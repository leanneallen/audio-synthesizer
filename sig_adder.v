==> flow/design.v <==
`timescale 1ns / 1ps
module sig_adder(clk, sw, sig_square, sig_saw, sig_tri, sig_sine, sig);
    input clk;                   
    input [4:0] sw;              
    input [15:0] sig_square;
    input [15:0] sig_saw;
    input [15:0] sig_tri;
    input [15:0] sig_sine;
    output reg [15:0] sig;       
    reg [15:0] sig_temp;
    reg [15:0] sig_noise;
    initial begin
        sig <= 0;
        sig_temp <= 0;
        sig_noise <= 773;
    end
    always @(posedge clk)
    begin
        sig_temp = 0;
        if (sw[0] == 1) begin
            sig_temp = sig_temp + sig_square;
        end
        if (sw[1] == 1) begin
            sig_temp = sig_temp + sig_saw;
        end
        if (sw[2] == 1) begin
            sig_temp = sig_temp + sig_tri;
        end
        if (sw[3] == 1) begin
            sig_temp = sig_temp + sig_sine;
        end
        if (sw[4] == 1) begin
            sig_noise = { sig_noise[14:0], sig_noise[15] ^ sig_noise[14] ^ sig_noise[12] ^ sig_noise[3] };
            sig_temp = sig_temp + sig_noise;
        end
        sig = sig_temp;
    end
endmodule
Tool chain data of sig_adder:

Tool output for the design above, in the order of the flow.
Line numbers count from 1 in the design file above.
The mark - stands for no value.

* design top: sig_adder
* clock: clk
* library: sky130hd
* corner: tt_025C_1v80

Word level:

Yosys after proc, flatten, opt, wreduce and memory -nomap, before mapping. Enables and synchronous resets that opt folds into registers are not counted as muxes. Memory bits, and registers merged into a memory's read port (data or address), are not among the register bits. Print and check cells are not counted. Equal cells are merged and count once.

* bitwise operators: 3
* add/sub/neg operators: 4
* mux-type cells: 5

Operators by type and width (number)
* two-way mux 16 bit: 5
* adder 16 bit: 4
* bitwise XOR 1 bit: 3

* input bits: 70
* elaborated cells: 14
* register bits after elaboration: 32
* output and inout port bits: 16

Depth:

Yosys ltp: most cells in a row. Word level: on the elaborated netlist, between registers, memories and ports. Mapped: between sequential cells and ports; inverters and the memories' decode and read muxes count.

* depth after elaboration: 9
* ABC_AREA: 0
* gate-level depth with buffers: 36
* gate-level depth less buffers: 35

Synthesis result:

The flow's flattened synthesis, as Yosys stat reports it; memories are mapped. The netlist is that of the ABC_AREA named above (0 if unset); the other value can give another one.
Totals and module areas in this step are rounded.

Cell types
* sky130_fd_sc_hd__ha_1: number 61, total area 763.232 um^2
* sky130_fd_sc_hd__edfxtp_1: number 16, total area 480.461 um^2
* sky130_fd_sc_hd__dfxtp_1: number 16, total area 320.307 um^2
* sky130_fd_sc_hd__xnor2_1: number 36, total area 315.302 um^2
* sky130_fd_sc_hd__a21oi_1: number 47, total area 235.226 um^2
* sky130_fd_sc_hd__mux2_2: number 19, total area 213.955 um^2
* sky130_fd_sc_hd__inv_1: number 48, total area 180.173 um^2
* sky130_fd_sc_hd__nand2_1: number 46, total area 172.666 um^2
* sky130_fd_sc_hd__nor2_1: number 38, total area 142.637 um^2
* sky130_fd_sc_hd__xor2_1: number 15, total area 131.376 um^2
* sky130_fd_sc_hd__o21ai_0: number 25, total area 125.12 um^2
* sky130_fd_sc_hd__a21o_1: number 14, total area 105.101 um^2
* sky130_fd_sc_hd__and3_1: number 15, total area 93.84 um^2
* sky130_fd_sc_hd__mux2i_1: number 9, total area 90.086 um^2
* sky130_fd_sc_hd__o21ai_1: number 18, total area 90.086 um^2
* sky130_fd_sc_hd__o21a_1: number 11, total area 82.579 um^2
* sky130_fd_sc_hd__and2_1: number 13, total area 81.328 um^2
* sky130_fd_sc_hd__fa_1: number 4, total area 80.077 um^2

Not listed: further types 56, cells in them 153.

* standard cells after synthesis: 604
* chip area (Yosys): 4800 um^2
* buffer cells: 17
* area of sequential cells: 800 um^2
* flip-flop cells: 32

Worst setup path after synthesis:

Path of least setup slack by OpenSTA after synthesis, without wires, with an ideal clock, recovery checks aside; 20% of the period is set as input and as output delay. Where synthesis merged equal registers, the netlist keeps one of their names.

* kind: input to register
* from: in sw[0]
* to: reg sig[15]
* input delay: 1.690 ns
* arrival time: 8.295 ns
* setup slack: 0.031 ns
* required time: 8.326 ns
* stages: 34
* path delay: 6.729 ns
* time at the first pin: 1.690 ns
* period: 8.45 ns
* setup time: 0.124 ns
* buffers on the path: 2
* period reached after synthesis: 8.419 ns

"path delay" = arrival - input delay + setup time.
"stages": output pins that drive a net of the path, with the launching flip-flop's if there is one; two outputs of one cell count as two.
"period reached after synthesis" is the clock period less the worst setup slack; recovery checks do not enter. This is arithmetic on one report: input and output delays are still those of the set period (20% each).
Between the ends stands the longest chain of elaborated cells between them, by number of cells; it is not shown to be the way that was timed. Of several equally long chains one is given.
A line is the first line of the expression or statement that the cell stems from. Yosys adds cells for indexed reads and writes and turns some case tables into memories.

* path through: sky130_fd_sc_hd__clkbuf_1 -> sky130_fd_sc_hd__clkbuf_1 -> sky130_fd_sc_hd__and2_1 -> sky130_fd_sc_hd__ha_1 -> sky130_fd_sc_hd__nor2b_1 -> sky130_fd_sc_hd__a311o_1 -> sky130_fd_sc_hd__and2_1 -> sky130_fd_sc_hd__maj3_2 -> sky130_fd_sc_hd__a22oi_1 -> sky130_fd_sc_hd__o21ai_1 -> sky130_fd_sc_hd__a21oi_1 -> sky130_fd_sc_hd__xnor2_1 -> sky130_fd_sc_hd__nand2_1 -> sky130_fd_sc_hd__o21ai_1 -> sky130_fd_sc_hd__ha_1 -> sky130_fd_sc_hd__and3_1 -> sky130_fd_sc_hd__and3_1 -> sky130_fd_sc_hd__a21oi_1 -> sky130_fd_sc_hd__a31o_2 -> sky130_fd_sc_hd__o21bai_1 -> sky130_fd_sc_hd__a211oi_1 -> sky130_fd_sc_hd__nor2_1 -> sky130_fd_sc_hd__mux2i_1 -> sky130_fd_sc_hd__inv_1 -> sky130_fd_sc_hd__ha_1 -> sky130_fd_sc_hd__a21oi_1 -> sky130_fd_sc_hd__inv_1 -> sky130_fd_sc_hd__or3_1 -> sky130_fd_sc_hd__a31o_1 -> sky130_fd_sc_hd__ha_1 -> sky130_fd_sc_hd__or4b_2 -> sky130_fd_sc_hd__o311ai_0 -> sky130_fd_sc_hd__nor3b_1 -> sky130_fd_sc_hd__xnor2_1
* length of the longest elaborated chain: 9
* elaborated cells on any way between the ends: 9
* source lines of those cells: 9
* classes of those cells: add/sub: 4; mux: 5

Ends and longest elaborated chain, after synthesis
* from (decl): RTL line 4 `input [4:0] sw;`
* two-way mux 16 bit: RTL line 20 `if (sw[0] == 1) begin`
* adder 16 bit: RTL line 24 `sig_temp = sig_temp + sig_saw;`
* two-way mux 16 bit: RTL line 23 `if (sw[1] == 1) begin`
* adder 16 bit: RTL line 27 `sig_temp = sig_temp + sig_tri;`
* two-way mux 16 bit: RTL line 26 `if (sw[2] == 1) begin`
* adder 16 bit: RTL line 30 `sig_temp = sig_temp + sig_sine;`
* two-way mux 16 bit: RTL line 29 `if (sw[3] == 1) begin`
* adder 16 bit: RTL line 34 `sig_temp = sig_temp + sig_noise;`
* two-way mux 16 bit: RTL line 32 `if (sw[4] == 1) begin`
* to (assign): RTL line 36 `sig = sig_temp;`
* to (decl): RTL line 9 `output reg [15:0] sig;`

Worst path after layout:

From the final timing report of entry A: the path of least setup slack in the routed layout; clock arrival at registers is part of the times.

* kind: input to register
* from: in sw[0]
* to: reg sig[15]
* time at the first pin: 2.02 ns
* arrival time: 9.40 ns
* input delay: 2.02 ns
* setup slack: 0.86 ns
* required time: 10.26 ns
* stages: 35
* period: 10.1 ns
* setup time: 0.11 ns
* buffers on the path: 1

Between the ends stands the longest chain of elaborated cells between them, by number of cells; it is not shown to be the way that was timed. Of several equally long chains one is given.

* path through: sky130_fd_sc_hd__clkdlybuf4s50_1 -> sky130_fd_sc_hd__and2_1 -> sky130_fd_sc_hd__ha_1 -> sky130_fd_sc_hd__inv_1 -> sky130_fd_sc_hd__fa_1 -> sky130_fd_sc_hd__nor2b_1 -> sky130_fd_sc_hd__a311o_1 -> sky130_fd_sc_hd__and2_1 -> sky130_fd_sc_hd__maj3_2 -> sky130_fd_sc_hd__a22oi_1 -> sky130_fd_sc_hd__o21ai_1 -> sky130_fd_sc_hd__a21oi_1 -> sky130_fd_sc_hd__xnor2_1 -> sky130_fd_sc_hd__nand2_1 -> sky130_fd_sc_hd__o21ai_1 -> sky130_fd_sc_hd__ha_1 -> sky130_fd_sc_hd__and3_1 -> sky130_fd_sc_hd__and3_1 -> sky130_fd_sc_hd__a21oi_1 -> sky130_fd_sc_hd__a31o_2 -> sky130_fd_sc_hd__o21bai_1 -> sky130_fd_sc_hd__a211oi_1 -> sky130_fd_sc_hd__nor2_1 -> sky130_fd_sc_hd__mux2i_1 -> sky130_fd_sc_hd__inv_1 -> sky130_fd_sc_hd__ha_1 -> sky130_fd_sc_hd__nand2_1 -> sky130_fd_sc_hd__a21oi_1 -> sky130_fd_sc_hd__or3_1 -> sky130_fd_sc_hd__a31o_1 -> sky130_fd_sc_hd__ha_1 -> sky130_fd_sc_hd__or4b_2 -> sky130_fd_sc_hd__o311ai_0 -> sky130_fd_sc_hd__nor3b_1 -> sky130_fd_sc_hd__xnor2_1
* length of the longest elaborated chain: 9
* elaborated cells on any way between the ends: 9
* source lines of those cells: 9
* classes of those cells: add/sub: 4; mux: 5

Ends and longest elaborated chain, post-layout
* from (decl): RTL line 4 `input [4:0] sw;`
* two-way mux 16 bit: RTL line 20 `if (sw[0] == 1) begin`
* adder 16 bit: RTL line 24 `sig_temp = sig_temp + sig_saw;`
* two-way mux 16 bit: RTL line 23 `if (sw[1] == 1) begin`
* adder 16 bit: RTL line 27 `sig_temp = sig_temp + sig_tri;`
* two-way mux 16 bit: RTL line 26 `if (sw[2] == 1) begin`
* adder 16 bit: RTL line 30 `sig_temp = sig_temp + sig_sine;`
* two-way mux 16 bit: RTL line 29 `if (sw[3] == 1) begin`
* adder 16 bit: RTL line 34 `sig_temp = sig_temp + sig_noise;`
* two-way mux 16 bit: RTL line 32 `if (sw[4] == 1) begin`
* to (assign): RTL line 36 `sig = sig_temp;`
* to (decl): RTL line 9 `output reg [15:0] sig;`

Top module sig_adder; platform sky130hd; tools Yosys and OpenROAD; 2 stored runs in no particular order. Input and output delays are each 20% of the period that was set; the output load is 0.01 pF.
"total power of the final layout" is the tool's figure for a default switching activity; nothing was simulated.
Values from the reports are rounded here.

### Entry A

Settings: `period_ns=10.1`, `CORE_UTILIZATION=31`, `SETUP_SLACK_MARGIN=-0.79`, `PLACE_DENSITY_LB_ADDON=0.01`, `CORE_ASPECT_RATIO=0.69`, `TNS_END_PERCENT=85`, `CTS_CLUSTER_DIAMETER=288`, `MAX_ROUTING_LAYER=met5`, `CAP_MARGIN=20`, `CORE_MARGIN=2`, `SLEW_MARGIN=20`

- Standard-cell area of the final layout: 6100 um^2
- Final worst hold slack: 0.46 ns
- Chip area after synthesis (Yosys): 4800 um^2
- Lowest setup slack: 0.86 ns
- Utilization: 0.4
- Total die area: 17000 um^2
- Total power of the final layout: 1000 uW

### Entry B

Settings: `period_ns=9.75`, `CAP_MARGIN=20`, `CORE_MARGIN=2`, `CORE_UTILIZATION=40`, `SLEW_MARGIN=20`

- Standard-cell area of the final layout: 5900 um^2
- Final worst hold slack: 0.46 ns
- Chip area after synthesis (Yosys): 4800 um^2
- Lowest setup slack: 0.70 ns
- Utilization: 0.5
- Total die area: 13000 um^2
- Total power of the final layout: 1000 uW
